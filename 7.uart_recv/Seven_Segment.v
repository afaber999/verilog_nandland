==> flow/design.v <==
module Seven_Segment (
  input i_Clk,
  input [3:0] i_Binary_Num,
  output o_Segment_A,
  output o_Segment_B,
  output o_Segment_C,
  output o_Segment_D,
  output o_Segment_E,
  output o_Segment_F,
  output o_Segment_G );
reg [6:0] r_seg = 7'h00;
always @(posedge i_Clk) begin
  case (i_Binary_Num) 
    'h0 : r_seg = 7'b0000001;
    'h1 : r_seg = 7'b1001111;
    'h2 : r_seg = 7'b0010010;
    'h3 : r_seg = 7'b0000110;
    'h4 : r_seg = 7'b1001100;
    'h5 : r_seg = 7'b0100100;
    'h6 : r_seg = 7'b0100000;
    'h7 : r_seg = 7'b0001111;
    'h8 : r_seg = 7'b0000000;
    'h9 : r_seg = 7'b0000100;
    'hA : r_seg = 7'b0001000;
    'hB : r_seg = 7'b1100000;
    'hC : r_seg = 7'b0110001;
    'hD : r_seg = 7'b1000010;
    'hE : r_seg = 7'b0110000;
    'hF : r_seg = 7'b0111000;
    default : r_seg = 7'b1111111; 
  endcase
end
assign o_Segment_A = r_seg[6];
assign o_Segment_B = r_seg[5];
assign o_Segment_C = r_seg[4];
assign o_Segment_D = r_seg[3];
assign o_Segment_E = r_seg[2];
assign o_Segment_F = r_seg[1];
assign o_Segment_G = r_seg[0];
endmodule
**From RTL to reports: Seven_Segment**

The steps from the RTL of Seven_Segment to its reports follow in flow order.
Line numbers count from 1 in the design file above.
Operators: Yosys type, input widths -> output width; for muxes data width and select width s.
Cell names lack the library's common part.
A cell with - has no value.

- Top module: Seven_Segment
- Clock input: i_Clk
- Cell library: sky130hd
- Corner: tt_025C_1v80

**Word level**

Yosys after proc, flatten, opt, wreduce and memory -nomap, before mapping. Enables and synchronous resets that opt folds into registers are not counted as muxes. Memory bits, and registers merged into a memory's read port (data or address), are not among the register bits. Print and check cells are not counted. Equal cells are merged and count once.
Memory sizes are those after Yosys's memory passes, which may raise the word count (mostly to a power of two), join words into wider ones and drop unused or constant bits.

- Register bits after elaboration: 0
- Memories kept: 1
- Bits in read-only memories: 112
- Output and inout port bits: 7
- Word-level cells: 1
- Clocked read ports x word width: 7
- Input port bits: 5

Memory list:

| memory | words | width | read ports | wr ports | line | text |
|---|---|---|---|---|---|---|
| (name not given) | 16 | 7 | 1 | 0 | 13 | `case (i_Binary_Num)` |

**Longest topological paths**

Longest topological path by Yosys (ltp), each cell counted once; first at word level (registers and memories cut), then after technology mapping (sequential cells cut; the memories' decode and read muxes count).

- Depth after elaboration: 0
- ABC_AREA: 0
- Depth in mapped cells: 5
- Mapped depth without buffers: 5

**Synthesis result**

Yosys stat after the flow's synthesis: flattened, memories mapped to cells. It holds for the ABC_AREA given above (unset counts as 0); a run with the other value may have another netlist.
The area totals of this step are shown rounded.

Cell types:

| type | number |
|---|---|
| dfxtp_1 | 7 |
| ha_1 | 7 |
| mux2i_1 | 6 |
| mux4_2 | 1 |
| nor2_1 | 5 |
| nand2b_1 | 2 |
| buf_6 | 1 |
| inv_1 | 3 |
| a21oi_1 | 2 |
| a32o_1 | 1 |
| o21ai_1 | 2 |
| o211ai_1 | 1 |
| clkbuf_1 | 1 |
| nand2_1 | 1 |

- Buffers: 2
- Cells in the netlist: 40
- Synthesis area: 409 sq um
- Sequential part of the area: 140 sq um
- Flip-flop cells: 7

**Timing after synthesis**

OpenSTA on the mapped netlist: ideal clock, no wires. The path of least setup slack (recovery checks aside). Input and output delay are each 20% of the period. Register names are those of the netlist, which keeps one name where synthesis merged equal registers.

- Path type: input-to-reg
- From: input port i_Binary_Num[0]
- To: register r_seg[3]
- Setup time: 134 ps
- Setup slack: 118 ps
- Path delay: 922 ps
- Arrival time: 1048 ps
- Period: 1300 ps
- Launch time at the first pin: 260 ps
- Stages on the path: 4
- Period reached after synthesis: 1182 ps

"path delay" = arrival - input delay + setup time.
"stages on the path" counts driving pins, that of a launching flip-flop among them; a cell with two outputs on the path counts twice.
"period reached after synthesis" is the clock period less the worst setup slack; recovery checks do not enter. This is arithmetic on one report: input and output delays are still those of the set period (20% each).
At most two assigning lines are given for a register; there are more.

- Cells stage by stage: inv_1 -> ha_1 -> inv_1 -> mux4_2

RTL lines, path after synthesis:

| element | line | text |
|---|---|---|
| start, declared | 3 | `input [3:0] i_Binary_Num,` |
| end, assigned | 14 | `'h0 : r_seg = 7'b0000001;` |
| end, assigned | 15 | `'h1 : r_seg = 7'b1001111;` |
| end, declared | 11 | `reg [6:0] r_seg = 7'h00;` |

No chain of elaborated cells between the ends is given.

**Timing after layout**

From the final timing report of run B: the path of least setup slack in the routed layout; clock arrival at registers is part of the times.
The path's times are printed in steps of 10 ps; the period is the one set.

- Path type: input-to-reg
- From: input port i_Binary_Num[1]
- To: register r_seg[3]
- Arrival time: 1030 ps
- Stages on the path: 4
- Launch time at the first pin: 170 ps
- Setup slack: -60 ps
- Setup time: 130 ps
- Period: 840 ps

At most two assigning lines are given for a register; there are more.

- Cells stage by stage: buf_8 -> buf_4 -> ha_2 -> mux4_2

RTL lines, path post-layout:

| element | line | text |
|---|---|---|
| start, declared | 3 | `input [3:0] i_Binary_Num,` |
| end, assigned | 14 | `'h0 : r_seg = 7'b0000001;` |
| end, assigned | 15 | `'h1 : r_seg = 7'b1001111;` |
| end, declared | 11 | `reg [6:0] r_seg = 7'h00;` |

No chain of elaborated cells between the ends is given.

Settings and measured results of 2 stored flow runs for module Seven_Segment (sky130hd), not sorted in any way. The constraints put input and output delay at 20% of the set period each and load the outputs with 0.01 pF.
"period achieved" = clock period - worst setup slack. The figure is calculated, with input and output delays left at 20% of the set period.
"critical setup path time" = time allowed to the worst setup path (clock period - input delay - output delay, where it has them) - its slack; a late launch clock adds to it, a late capture clock takes from it.
"critical setup path time" is given in steps of 10 ps.
Measured values are rounded.

### Run A

==> flow/run.sh <==
#!/bin/bash
# the make line also repeats the synthesis and layout settings of config.mk as NAME=value (left out here)
make -C /OpenROAD-flow-scripts/flow DESIGN_CONFIG=/design/flow/config.mk WORK_HOME=/design/flow/orfs CLKGATE_MAP_FILE= finish
==> flow/config.mk <==
export PLATFORM = sky130hd
export DESIGN_NAME = Seven_Segment
export DESIGN_NICKNAME = Seven_Segment
export VERILOG_FILES = /design/flow/design.v
export SDC_FILE = /design/flow/constraint.sdc
export NUM_CORES = 4
export LEC_CHECK = 0
export ABC_AREA = 0
export CAP_MARGIN = 20
export CORE_ASPECT_RATIO = 0.63
export CORE_MARGIN = 7
export CORE_UTILIZATION = 36
export CTS_CLUSTER_DIAMETER = 264
export GPL_ROUTABILITY_DRIVEN = 1
export MIN_ROUTING_LAYER = met2
export PLACE_DENSITY_LB_ADDON = 0.0
export SETUP_SLACK_MARGIN = -0.01
export SLEW_MARGIN = 25
==> flow/constraint.sdc <==
create_clock -name core_clock -period 1.79 [get_ports {i_Clk}]
set_input_delay 0.3580 -clock core_clock [delete_from_list [all_inputs] [get_ports {i_Clk}]]
set_output_delay 0.3580 -clock core_clock [all_outputs]
set_load 0.01 [all_outputs]

Outcome of run A: stopped before the end: floorplanning reported PDN-0185

### Run B

==> flow/run.sh <==
#!/bin/bash
# the make line also repeats the synthesis and layout settings of config.mk as NAME=value (left out here)
make -C /OpenROAD-flow-scripts/flow DESIGN_CONFIG=/design/flow/config.mk WORK_HOME=/design/flow/orfs CLKGATE_MAP_FILE= finish
==> flow/config.mk <==
export PLATFORM = sky130hd
export DESIGN_NAME = Seven_Segment
export DESIGN_NICKNAME = Seven_Segment
export VERILOG_FILES = /design/flow/design.v
export SDC_FILE = /design/flow/constraint.sdc
export NUM_CORES = 4
export LEC_CHECK = 0
export CAP_MARGIN = 20
export CORE_ASPECT_RATIO = 1.01
export CORE_MARGIN = 9
export CORE_UTILIZATION = 27
export CTS_CLUSTER_DIAMETER = 154
export GPL_ROUTABILITY_DRIVEN = 0
export GPL_TIMING_DRIVEN = 1
export HOLD_SLACK_MARGIN = 0.24
export PLACE_DENSITY_LB_ADDON = 0.06
export SLEW_MARGIN = 35
==> flow/constraint.sdc <==
create_clock -name core_clock -period 0.84 [get_ports {i_Clk}]
set_input_delay 0.1680 -clock core_clock [delete_from_list [all_inputs] [get_ports {i_Clk}]]
set_output_delay 0.1680 -clock core_clock [all_outputs]
set_load 0.01 [all_outputs]

Results of run B:
- Chip area in the Yosys report: 409 sq um
- Critical setup path time: 730 ps
- Worst path kind: input-to-reg
- Die area: 3240 sq um
- Period achieved: 903 ps
- Worst hold slack in the final report: 312 ps
- Final setup TNS: -78 ps
- Standard-cell area after routing: 669 sq um
- Setup slack of the worst path: -63 ps
